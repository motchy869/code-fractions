==> flow/design.v <==
`default_nettype none
module skid_buf_too_complicated_diag #(
    parameter int unsigned BIT_WIDTH_DATA = 8  
)(
    input wire logic i_clk,  
    input wire logic i_sync_rst,  
    input wire logic i_us_valid,
    input wire logic [BIT_WIDTH_DATA-1:0] i_us_data,  
    output wire logic o_us_ready,  
    input wire logic i_ds_ready,
    output wire logic [BIT_WIDTH_DATA-1:0] o_ds_data,  
    output wire logic o_ds_valid  
);
typedef struct packed {
    logic idx;  
    logic phase;  
} buf_ptr_t;
var logic [1:0][BIT_WIDTH_DATA-1:0] r_fifo_buf;  
var buf_ptr_t r_rd_ptr;  
var buf_ptr_t r_wr_ptr;  
wire g_buf_full;  
assign g_buf_full = r_rd_ptr.idx == r_wr_ptr.idx && r_rd_ptr.phase != r_wr_ptr.phase;
wire g_buf_empty;  
assign g_buf_empty = r_rd_ptr.idx == r_wr_ptr.idx && r_rd_ptr.phase == r_wr_ptr.phase;
wire g_push_en;  
assign g_push_en = i_us_valid && o_us_ready;
wire g_pop_en;  
assign g_pop_en = o_ds_valid && i_ds_ready;
assign o_us_ready = i_sync_rst ? 1'b0 : !g_buf_full;
assign o_ds_valid = !g_buf_empty;
assign o_ds_data = r_fifo_buf[r_rd_ptr.idx];
always_ff @(posedge i_clk) begin: blk_update_wr_ptr
    if (i_sync_rst) begin
        r_wr_ptr <= '0;
    end else if (g_push_en) begin
        r_wr_ptr.idx <= ~r_wr_ptr.idx;
        if (r_wr_ptr.idx) begin
            r_wr_ptr.phase <= ~r_wr_ptr.phase;
        end
    end
end
always_ff @(posedge i_clk) begin: blk_update_rd_ptr
    if (i_sync_rst) begin
        r_rd_ptr <= '0;
    end else if (g_pop_en) begin
        r_rd_ptr.idx <= ~r_rd_ptr.idx;
        if (r_rd_ptr.idx) begin
            r_rd_ptr.phase <= ~r_rd_ptr.phase;
        end
    end
end
always_ff @(posedge i_clk) begin: blk_update_fifo_buf
    if (i_sync_rst) begin
        r_fifo_buf <= '0;
    end else if (g_push_en) begin
        r_fifo_buf[r_wr_ptr.idx] <= i_us_data;
    end
end
endmodule
`default_nettype wire
# Tool chain data of skid_buf_too_complicated_diag
# The steps from the RTL of skid_buf_too_complicated_diag to its reports follow in flow order.
# Lines are those of the file above, counted from 1.
# Library cell names are shortened.
# A cell with n/a has no value.
# setup
top	skid_buf_too_complicated_diag
clock_port	i_clk
library	sky130hd
pvt_corner	tt_025C_1v80

# Word-level counts
# Yosys after proc, flatten, opt, wreduce and memory -nomap, before mapping. Enables and synchronous resets that opt folds into registers are not counted as muxes. Memory bits, and registers merged into a memory's read port (data or address), are not among the register bits. Print and check cells are not counted. Equal cells are merged and count once.
# bits
reg_bits	20
word_cells	28
# classes
addsub	1
n_eq	3
shift	3
muxes	1
logic	7
reduce_logical	8
# op_table
operator	count
negation 4 -> 33 bit	1
variable shift 8 x 33 -> 16 bit	1
variable shift 8 x 33 -> 16 bit with constant A	1
bitwise AND 16 bit	1
bitwise OR 16 bit	1
indexed select 16 x 5 -> 8 bit	1
NOT 16 bit	1
logical AND 1 bit	4
NOT 1 bit	4
AND reduction 2 bit	2
equality test 1 bit	2
zero test 1 bit	2
inequality test 1 bit	1
2-to-1 mux 1 bit	1

# Depth
# Yosys ltp: most cells in a row. Word level: on the elaborated netlist, between registers, memories and ports. Mapped: between sequential cells and ports; inverters and the memories' decode and read muxes count.
# logic_depth
word_depth	6
abc_area	0
mapped_depth	5

# Mapped cells and area
# Source: synth_stat.txt of the flow (Yosys; design flattened, memories mapped). It holds for the ABC_AREA given above (unset counts as 0); a run with the other value may have another netlist.
# by_type
cell	count	area_total_um2
dfxtp_1	20	400.384
mux2i_1	17	170.163
mux2_2	8	90.086
nand2_1	20	75.072
inv_1	9	33.782
o21ai_4	1	16.266
xnor2_2	1	16.266
a211oi_1	2	15.014
a21oi_1	3	15.014
buf_2	3	15.014
o2111ai_2	1	15.014
buf_6	1	11.261
a311oi_1	1	8.758
xnor2_1	1	8.758
xor2_1	1	8.758
buf_4	1	7.507
nor2_1	2	7.507
nor3b_1	1	7.507
# Not listed: further types 4, cells in them 4.
# synth_totals
mapped_cells	97
mapped_area_um2	942.2
sequential_area_um2	400.4
ffs	20

# Path before layout
# OpenSTA on the mapped netlist: ideal clock, no wires. The path of least setup slack (recovery checks aside). Input and output delay are each 20% of the period. Register names are those of the netlist, which keeps one name where synthesis merged equal registers.
# synth_timing
kind	register to output
from	register r_rd_ptr
to	output o_ds_data[0]
clock_period_ns	1.79
output_delay_ns	0.358
arrival_time_ns	1.021
path_slack_ns	0.411
delay_ns	1.021
driving_pins	4
path_buffers	2
synth_period_reached_ns	1.379
# "delay_ns" is the arrival time less input delay plus setup time.
# A path that ends at an output port has no setup time.
# "driving_pins" counts driving pins, that of a launching flip-flop among them; a cell with two outputs on the path counts twice.
# "synth_period_reached_ns" is the clock period less the worst setup slack; recovery checks do not enter. This is arithmetic on one report: input and output delays are still those of the set period (20% each).
# An end named without its bit number is one bit of that signal or, where synthesis recoded a state register, one of its new flip-flops.
# The rows between start and end are the longest chain of elaborated cells between them; the timing report does not say that the signal goes this way. Where chains are equally long, one stands for them.
# Each line given opens the expression or statement behind the cell; cells for indexed reads and writes are added by Yosys, which also makes memories of some case tables.
# synth_between
cell_sequence	dfxtp_1 buf_2 buf_2 mux2_2
elab_chain_len	1
cells_between	1
lines_between	1
# synth_lines
element	line_no	source
from (decl)	19	var buf_ptr_t r_rd_ptr;
from (assign)	44	r_rd_ptr <= '0;
indexed select 16 x 5 -> 8 bit	31	assign o_ds_data = r_fifo_buf[r_rd_ptr.idx];
to (decl)	11	output wire logic [BIT_WIDTH_DATA-1:0] o_ds_data,

# Path in the finished layout
# Path of least setup slack in the final report of flow run A (OpenROAD, finished layout, wires in). Where an end is a register, its clock arrival counts in the times.
# layout_timing
kind	register to output
from	register r_rd_ptr
to	output o_ds_data[5]
clock_period_ns	1.24
output_delay_ns	0.25
arrival_time_ns	1.25
path_slack_ns	-0.26
driving_pins	4
path_buffers	2
# An end named without its bit number is one bit of that signal or, where synthesis recoded a state register, one of its new flip-flops.
# The rows between start and end are the longest chain of elaborated cells between them; the timing report does not say that the signal goes this way. Where chains are equally long, one stands for them.
# layout_between
cell_sequence	dfxtp_2 buf_8 mux2_4 buf_6
elab_chain_len	1
cells_between	1
lines_between	1
# layout_lines
element	line_no	source
from (decl)	19	var buf_ptr_t r_rd_ptr;
from (assign)	44	r_rd_ptr <= '0;
indexed select 16 x 5 -> 8 bit	31	assign o_ds_data = r_fifo_buf[r_rd_ptr.idx];
to (decl)	11	output wire logic [BIT_WIDTH_DATA-1:0] o_ds_data,

# Record of 2 stored runs of the RTL-to-layout flow on skid_buf_too_complicated_diag, platform sky130hd. The runs are unordered. Constraints: input delay and output delay 20% of the set period each, output load 0.01 pF.
# "achieved_clock_period_ns" = clock period - worst setup slack. The figure is calculated, with input and output delays left at 20% of the set period.
# "worst_path_ns": the worst setup path's part of the clock period (all of it between registers, 20% less for each end at a port) less its slack. A launch clock that arrives late makes it longer, a capture clock that arrives late makes it shorter.
# By "total_power_mw" is meant OpenSTA's value without simulated activity: inputs other than the clock are taken to toggle once in ten clock periods, and the tool carries that through the logic.
# Among the settings, n/a means not set for that run.
# Among the results, n/a means that no value is shown for the run.
run	period_ns	CORE_UTILIZATION	HOLD_SLACK_MARGIN	CELL_PAD_IN_SITES_DETAIL_PLACEMENT	TNS_END_PERCENT	CTS_CLUSTER_DIAMETER	SLEW_MARGIN	MIN_ROUTING_LAYER	MAX_ROUTING_LAYER	CAP_MARGIN	CORE_MARGIN	SETUP_SLACK_MARGIN	PLACE_DENSITY_LB_ADDON	CORE_ASPECT_RATIO	CELL_PAD_IN_SITES_GLOBAL_PLACEMENT	GPL_ROUTABILITY_DRIVEN	CTS_CLUSTER_SIZE	total_power_mw	design.die.area_um2	post_route_util_pct	worstSetupSlack_ns	timing.setup.tns_ns	worst_hold_slack_ns	achieved_clock_period_ns	post_route_stdcell_area_um2	ys_area_um2	worst_path_ns	worstPathKind
flow run A	1.24	35	0.26	0	30	267	25	met2	met4	20	2	n/a	n/a	n/a	n/a	n/a	n/a	1.468	3123.1	53.3	-0.256	-3.147	0.469	1.496	1345.0	942.2	1.25	register to output
flow run B	1.54	40	0.29	2	n/a	n/a	20	n/a	met4	20	2	0.02	0.22	0.64	2	0	55	n/a	n/a	n/a	n/a	n/a	n/a	n/a	n/a	n/a	n/a	n/a
# Flow run B: no results, clock tree synthesis failed with DPL-0033
